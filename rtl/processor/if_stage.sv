==> flow/design.v <==
module if_stage  (input logic 	      clk,              
				  input logic 	      rst,              
			      input logic   	  ex_take_branch_out, 
				  input logic [31:0]  ex_target_PC_out,   
				  input logic [31:0]  Imem2proc_data,     
				  input logic         hazard,
				  output logic [31:0] proc2Imem_addr,     
				  output logic [31:0] if_PC_out,          
				  output logic [31:0] if_NPC_out,         
			      output logic [31:0] if_IR_out          
				  );
logic [31:0] PC_reg; 				    
logic [31:0] PC_plus_4;
logic [31:0] next_PC;
logic 	PC_enable;
assign proc2Imem_addr ={PC_reg[31:2], 2'b0};
assign if_IR_out = Imem2proc_data;
assign PC_plus_4 = PC_reg + 4;
logic valid;
assign valid=1;
assign next_PC = (ex_take_branch_out) ? ex_target_PC_out : PC_plus_4;
assign PC_enable = !hazard ;
assign if_PC_out = PC_reg;
assign if_NPC_out = PC_plus_4;
always_ff @(posedge clk) begin
	if(rst)
		PC_reg <= 0;        
	else if(PC_enable)
		PC_reg <= next_PC;  
end 
endmodule   
# ---- Tool chain data of if_stage
# Tool output for the design above, in the order of the flow.
# Lines are those of the file above, counted from 1.
# Library cell names are shortened.
# A cell with n/a has no value.
dict set report design {
  top_module {if_stage}
  clock {clk}
  lib {sky130hd}
  corner {tt_025C_1v80}
}

# ---- Elaborated design
# Source: Yosys, flattened and elaborated, memories not mapped. Widths are those after wreduce; folded enables and synchronous resets count as part of the registers. Registers that Yosys merges into a memory's read port (data or address) are not register bits. Print and check cells do not count. Equal cells are merged and count once.
dict set report bits {
  reg_bits 32
  input_bits 68
  output_inout_bits 128
  elab_cells 3
}
dict set report op_classes {
  addsub 1
  muxes 1
}
# operator count
set op_table {}
lappend op_table {{adder 32 x 3 -> 32 bit (second input constant)} 1}
lappend op_table {{2-to-1 mux 32 bit} 1}

# ---- Depth
# Depth = most cells in a row (Yosys ltp): at word level without a register or memory, in the mapped netlist without a sequential cell, where the memories' decode and read muxes count.
dict set report depth {
  ltp_word 2
  abc_area 0
  depth_mapped 8
  depth_no_buf 6
}

# ---- Synthesis result
# Source: synth_stat.txt of the flow (Yosys; design flattened, memories mapped). It holds for the ABC_AREA given above (unset counts as 0); a run with the other value may have another netlist.
# Totals and module areas in this step are rounded.
# cell count type_area_um2
set by_type {}
lappend by_type {dfxtp_1 32 640.614}
lappend by_type {buf_4 68 510.49}
lappend by_type {xnor2_1 16 140.134}
lappend by_type {nand2_1 35 131.376}
lappend by_type {a21oi_1 25 125.12}
lappend by_type {nor2_1 29 108.854}
lappend by_type {xor2_1 12 105.101}
lappend by_type {mux2i_1 9 90.086}
lappend by_type {o21ai_0 14 70.067}
lappend by_type {a22oi_1 9 67.565}
lappend by_type {nor4_2 5 62.56}
lappend by_type {clkbuf_1 16 60.058}
lappend by_type {nor2b_1 9 56.304}
lappend by_type {and4_1 6 52.55}
lappend by_type {nand3_1 10 50.048}
lappend by_type {and3_1 7 43.792}
lappend by_type {a31oi_1 6 37.536}
lappend by_type {nand4_2 3 37.536}
# Other cell types: 37; their cells: 66.
dict set report mapped {
  cell_count 377
  area_mm2 0.0029
  seq_area_mm2 0.00064
  flip_flops 32
  n_buf 90
}

# ---- Path before layout
# Path of least setup slack by OpenSTA after synthesis, without wires, with an ideal clock, recovery checks aside; 20% of the period is set as input and as output delay. Where synthesis merged equal registers, the netlist keeps one of their names.
dict set report synth_path {
  kind {register to output}
  from {register PC_reg[2]}
  to {output port if_NPC_out[26]}
  clock_period_ns 3.18
  out_delay_ns 0.636
  launch_ns 0.000
  arrival_ns 1.783
  required_time_ns 2.544
  setup_slack_ns 0.761
  delay_ns 1.783
  path_stages 6
  n_path_buf 0
  synth_period_reached_ns 2.419
}
# "delay_ns" = arrival - input delay + setup time.
# At an output port there is no setup time.
# "path_stages" counts driving pins, that of a launching flip-flop among them; a cell with two outputs on the path counts twice.
# "synth_period_reached_ns" is the clock period less the worst setup slack; recovery checks do not enter. This is arithmetic on one report: input and output delays are still those of the set period (20% each).
# The rows between start and end are the longest chain of elaborated cells between them; the timing report does not say that the signal goes this way. Where chains are equally long, one stands for them.
# Each line given opens the expression or statement behind the cell; cells for indexed reads and writes are added by Yosys, which also makes memories of some case tables.
dict set report synth_between {
  cell_sequence {dfxtp_1 > ha_1 > and3_1 > nand2_2 > or4_4 > xnor2_1}
  elab_chain_len 1
  cells_between 1
  lines_between 1
  cone_classes {1 x add/sub}
}
# element line_no
set synth_rtl {}
lappend synth_rtl {{from (decl)} 12} ;# logic [31:0] PC_reg;
lappend synth_rtl {{from (assign)} 27} ;# PC_reg <= 0;
lappend synth_rtl {{from (assign)} 29} ;# PC_reg <= next_PC;
lappend synth_rtl {{adder 32 x 3 -> 32 bit} 18} ;# assign PC_plus_4 = PC_reg + 4;
lappend synth_rtl {{to (decl)} 9} ;# output logic [31:0] if_NPC_out,

# ---- Path in the finished layout
# Path of least setup slack in the final report of flow run A (OpenROAD, finished layout, wires in). Where an end is a register, its clock arrival counts in the times.
dict set report layout_path {
  kind {register to output}
  from {register PC_reg[7]}
  to {output port if_NPC_out[19]}
  clock_period_ns 2.65
  out_delay_ns 0.53
  launch_ns 0.30
  arrival_ns 2.37
  required_time_ns 2.12
  setup_slack_ns -0.25
  path_stages 9
  n_path_buf 3
}
# The rows between start and end are the longest chain of elaborated cells between them; the timing report does not say that the signal goes this way. Where chains are equally long, one stands for them.
dict set report layout_between {
  cell_sequence {dfxtp_1 > buf_4 > nand4_1 > nor2_4 > buf_4 > nand4_4 > nor2_1 > xor2_1 > dlygate4sd2_1}
  elab_chain_len 1
  cells_between 1
  lines_between 1
  cone_classes {1 x add/sub}
}
# element line_no
set layout_rtl {}
lappend layout_rtl {{from (decl)} 12} ;# logic [31:0] PC_reg;
lappend layout_rtl {{from (assign)} 27} ;# PC_reg <= 0;
lappend layout_rtl {{from (assign)} 29} ;# PC_reg <= next_PC;
lappend layout_rtl {{adder 32 x 3 -> 32 bit} 18} ;# assign PC_plus_4 = PC_reg + 4;
lappend layout_rtl {{to (decl)} 9} ;# output logic [31:0] if_NPC_out,

if_stage through Yosys and OpenROAD on sky130hd: 2 stored runs, unordered, with their settings and measured results. The constraints put input and output delay at 20% of the set period each and load the outputs with 0.01 pF.
"achievedPeriod_ns" is the run's clock period less its worst setup slack. It is reckoned from that one timing run; input and output delays stay at 20% of the period that was set.
"timing.worst_path_ns": the worst setup path's part of the clock period (all of it between registers, 20% less for each end at a port) less its slack. A launch clock that arrives late makes it longer, a capture clock that arrives late makes it shorter.
By "final_power_uw" is meant OpenSTA's value without simulated activity: inputs other than the clock are taken to toggle once in ten clock periods, and the tool carries that through the logic.
Values from the reports are rounded here.

[flow] flow run A: files
==> flow/run.sh <==
#!/bin/bash
# the make line also repeats the synthesis and layout settings of config.mk as NAME=value (left out here)
make -C /OpenROAD-flow-scripts/flow DESIGN_CONFIG=/design/flow/config.mk WORK_HOME=/design/flow/orfs CLKGATE_MAP_FILE= finish
==> flow/config.mk <==
export PLATFORM = sky130hd
export DESIGN_NAME = if_stage
export DESIGN_NICKNAME = if_stage
export VERILOG_FILES = /design/flow/design.v
export SDC_FILE = /design/flow/constraint.sdc
export NUM_CORES = 4
export LEC_CHECK = 0
export CAP_MARGIN = 20
export CORE_MARGIN = 2
export CORE_UTILIZATION = 61
export SLEW_MARGIN = 20
==> flow/constraint.sdc <==
create_clock -name core_clock -period 2.65 [get_ports {clk}]
set_input_delay 0.5300 -clock core_clock [delete_from_list [all_inputs] [get_ports {clk}]]
set_output_delay 0.5300 -clock core_clock [all_outputs]
set_load 0.01 [all_outputs]

[flow] flow run A: metrics
[metrics] final_power_uw = 1500
[metrics] final_die_area_mm2 = 0.0052
[metrics] post_route_util_frac = 0.95
[metrics] timing.worst_path_ns = 2.37
[metrics] timing.worst_path_kind = register to output
[metrics] synthArea_mm2 = 0.0029
[metrics] hold_worst_slack_ns = 0.62
[metrics] achievedPeriod_ns = 2.900
[metrics] worst_setup_slack_ns = -0.25
[metrics] finalCellArea_mm2 = 0.0042
[metrics] timing.setup.tns_ns = -1.2

[flow] flow run B: files
==> flow/run.sh <==
#!/bin/bash
# the make line also repeats the synthesis and layout settings of config.mk as NAME=value (left out here)
make -C /OpenROAD-flow-scripts/flow DESIGN_CONFIG=/design/flow/config.mk WORK_HOME=/design/flow/orfs CLKGATE_MAP_FILE= finish
==> flow/config.mk <==
export PLATFORM = sky130hd
export DESIGN_NAME = if_stage
export DESIGN_NICKNAME = if_stage
export VERILOG_FILES = /design/flow/design.v
export SDC_FILE = /design/flow/constraint.sdc
export NUM_CORES = 4
export LEC_CHECK = 0
export ABC_AREA = 0
export CAP_MARGIN = 25
export CORE_ASPECT_RATIO = 0.55
export CORE_MARGIN = 2
export CORE_UTILIZATION = 19
export CTS_CLUSTER_DIAMETER = 269
export CTS_CLUSTER_SIZE = 24
export GPL_ROUTABILITY_DRIVEN = 0
export GPL_TIMING_DRIVEN = 0
export MAX_ROUTING_LAYER = met4
export MIN_ROUTING_LAYER = met2
export PLACE_DENSITY = 0.82
export SLEW_MARGIN = 20
==> flow/constraint.sdc <==
create_clock -name core_clock -period 2.17 [get_ports {clk}]
set_input_delay 0.4340 -clock core_clock [delete_from_list [all_inputs] [get_ports {clk}]]
set_output_delay 0.4340 -clock core_clock [all_outputs]
set_load 0.01 [all_outputs]

[flow] flow run B: metrics
[metrics] final_power_uw = 2200
[metrics] final_die_area_mm2 = 0.016
[metrics] post_route_util_frac = 0.39
[metrics] timing.worst_path_ns = 2.07
[metrics] timing.worst_path_kind = register to output
[metrics] synthArea_mm2 = 0.0029
[metrics] hold_worst_slack_ns = 0.55
[metrics] achievedPeriod_ns = 2.500
[metrics] worst_setup_slack_ns = -0.33
[metrics] finalCellArea_mm2 = 0.0057
[metrics] timing.setup.tns_ns = -2.1
